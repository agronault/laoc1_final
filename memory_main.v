==> flow/design.v <==
module memory_main (addr, data, wr_en, Clock, q);
input [4:0] addr; 
input [15:0] data;
input wr_en, Clock;
output [15:0] q;
reg [15:0] Mem [0:31];
initial 
begin
Mem[ 5'h0] = 16'hf000;
  Mem[ 5'h1d] = 16'h0;
  Mem[ 5'h1e] = 16'h0;
  Mem[ 5'h1f] = 16'h1;
end
assign q = Mem[addr];
always @(posedge Clock)
begin
  if (wr_en) Mem[addr] = data;
end
endmodule
Tool chain data of memory_main
The steps from the RTL of memory_main to its reports follow in flow order.
Lines are those of the file above, counted from 1.
Library cell names are shortened.
Not given: -

set-up
  design top = memory_main
  clock port = Clock
  cell library = sky130hd
  timing corner = tt_025C_1v80

After elaboration
Source: Yosys, flattened and elaborated, memories not mapped. Widths are those after wreduce; folded enables and synchronous resets count as part of the registers. Registers that Yosys merges into a memory's read port (data or address) are not register bits. Print and check cells do not count. Equal cells are merged and count once.
Memory sizes are those after Yosys's memory passes, which may raise the word count (mostly to a power of two), join words into wider ones and drop unused or constant bits.

cells by class
  multiplexer cells = 3

operators with widths
  cell                number
  two-way mux 16 bit  1
  two-way mux 5 bit   1
  two-way mux 1 bit   1

storage and ports
  register bits after elaboration = 0
  bits in writable memories = 512
  memory cells = 1
  input bits = 23
  output and inout port bits = 16
  elaborated cells = 4

memory list
  memory  words  width  read ports  write ports  RTL line  source
  Mem     32     16     1           1            6         reg [15:0] Mem [0:31];

Longest topological paths
Depth = most cells in a row (Yosys ltp): at word level without a register or memory, in the mapped netlist without a sequential cell, where the memories' decode and read muxes count.

logic depth
  depth after elaboration = 1
  ABC_AREA = 0
  mapped depth = 7
  gate-level depth less buffers = 4

Synthesis result
Yosys stat after the flow's synthesis: flattened, memories mapped to cells. It holds for the ABC_AREA given above (unset counts as 0); a run with the other value may have another netlist.
The area totals of this step are shown rounded.

cell types
  type       number  area in all (µm²)
  edfxtp_1   512     1.54E+04
  mux2i_1    256     2.56E+03
  o22ai_1    127     794.512
  buf_2      44      220.211
  nor4_1     32      200.192
  nor2_1     29      108.854
  buf_6      6       67.565
  nand2_1    18      67.565
  nand4bb_1  6       67.565
  nand4b_1   4       35.034
  clkbuf_1   9       33.782
  nand3b_1   4       30.029
  or4b_1     3       30.029
  or3b_2     3       26.275
  nor3_1     4       20.019
  buf_4      2       15.014
  clkbuf_2   3       15.014
  or4b_4     1       13.763

Other cell types: 6; their cells: 7.

synthesis totals
  mapped cells = 1070
  chip area (Yosys) = 19700 µm²
  area of sequential cells = 15400 µm²
  flip-flop cells = 512
  buffers = 65

Timing after synthesis
Source: OpenSTA report_checks on the synthesized netlist (no wires, ideal clock, input and output delay 20% of the period each), path of least setup slack; recovery checks are left aside. Register names are those of the netlist, which keeps one name where synthesis merged equal registers.

timing path after synthesis
  path kind = input to register
  start = in addr[1]
  end = mem Mem[27][0]
  period = 4.45 ns
  external input delay = 0.890 ns
  library setup time = 0.409 ns
  time at the first pin = 0.890 ns
  arrival time = 2.956 ns
  data required time = 4.041 ns
  path slack = 1.085 ns
  path delay = 2.475 ns
  driving pins on the path = 5
  buffers on the path = 3
  period reached after synthesis = 3.365 ns

"path delay" is the arrival time less input delay plus setup time.
"driving pins on the path": output pins that drive a net of the path, with the launching flip-flop's if there is one; two outputs of one cell count as two.
"period reached after synthesis" = period - worst setup slack (recovery checks aside). The figure is calculated, with input and output delays left at 20% of the set period.
Between the ends stands the longest chain of elaborated cells between them, by number of cells; it is not shown to be the way that was timed. Of several equally long chains one is given.
Each line given opens the expression or statement behind the cell; cells for indexed reads and writes are added by Yosys, which also makes memories of some case tables.

between the ends, after synthesis
  cell sequence = buf_2 buf_2 buf_2 nand3_1 nor3_1
  length of the longest elaborated chain = 1
  elaborated cells between the ends (all ways) = 1
  source lines of those cells = 1
  those cells by class = 1 x mux

ends and longest elaborated chain, after synthesis
  element            RTL line  source
  start, declared    2         input [4:0] addr;
  two-way mux 5 bit  17        if (wr_en) Mem[addr] = data;
  end, declared      6         reg [15:0] Mem [0:31];

Worst path after layout
From the final timing report of run 1: the path of least setup slack in the routed layout; clock arrival at registers is part of the times.

timing path after layout
  path kind = input to output
  start = in addr[3]
  end = out q[13]
  period = 3.96 ns
  external input delay = 0.79 ns
  external output delay = 0.79 ns
  time at the first pin = 0.79 ns
  arrival time = 3.29 ns
  data required time = 3.17 ns
  path slack = -0.12 ns
  driving pins on the path = 10
  buffers on the path = 6

Between the ends stands the longest chain of elaborated cells between them, by number of cells; it is not shown to be the way that was timed. Of several equally long chains one is given.
A memory read counts as a cell of the chain, while the word-level depth stops at memories.

between the ends, after layout
  cell sequence = clkdlybuf4s50_1 buf_6 buf_4 nand4bb_2 buf_6 o22ai_1 nor4_1 buf_4 nand2_1 dlygate4sd2_1
  length of the longest elaborated chain = 1
  elaborated cells between the ends (all ways) = 1
  source lines of those cells = 1
  those cells by class = 1 x memory

ends and longest elaborated chain, after layout
  element               RTL line  source
  start, declared       2         input [4:0] addr;
  memory (32 x 16 bit)  6         reg [15:0] Mem [0:31];
  end, declared         5         output [15:0] q;

Design memory_main on sky130hd. What follows are 2 stored runs of the flow, each under its own settings; their order means nothing. The constraints put input and output delay at 20% of the set period each and load the outputs with 0.01 pF.
By "period reached" is meant the clock period of the run minus its worst setup slack. This is arithmetic on one report: input and output delays are still those of the set period (20% each).
"worst path time" = time allowed to the worst setup path (clock period - input delay - output delay, where it has them) - its slack; a late launch clock adds to it, a late capture clock takes from it.
"total power of the final layout": no workload was simulated; the value follows from the tool's default switching activity.
Values from the reports are rounded here.
A setting shown as - is not set for that run.

item                                          run 1            run 2
period_ns                                     3.96             2.56
CORE_UTILIZATION                              51               62
PLACE_DENSITY_LB_ADDON                        0.26             -
CELL_PAD_IN_SITES_DETAIL_PLACEMENT            2                -
GPL_TIMING_DRIVEN                             1                -
GPL_ROUTABILITY_DRIVEN                        0                -
MIN_ROUTING_LAYER                             met1             -
MAX_ROUTING_LAYER                             met5             met5
CAP_MARGIN                                    20               20
CORE_MARGIN                                   2                2
SLEW_MARGIN                                   20               20
PLACE_DENSITY                                 -                0.88
CORE_ASPECT_RATIO                             -                0.81
TNS_END_PERCENT                               -                5
CTS_CLUSTER_DIAMETER                          -                247
period reached (ns)                           4.077            2.857
summed negative setup slack (ns)              -0.424           -3.54
post-route worst hold slack (ns)              0.761            0.674
chip area after synthesis (Yosys) (µm²)       19700            19700
post-layout utilization                       0.625            0.813
standard-cell area of the final layout (µm²)  24000            25400
worst path time (ns)                          2.49             1.83
worst path kind                               input to output  input to output
die size (µm²)                                40300            33300
setup slack of the worst path (ns)            -0.117           -0.297
total power of the final layout (W)           0.0121           0.0183
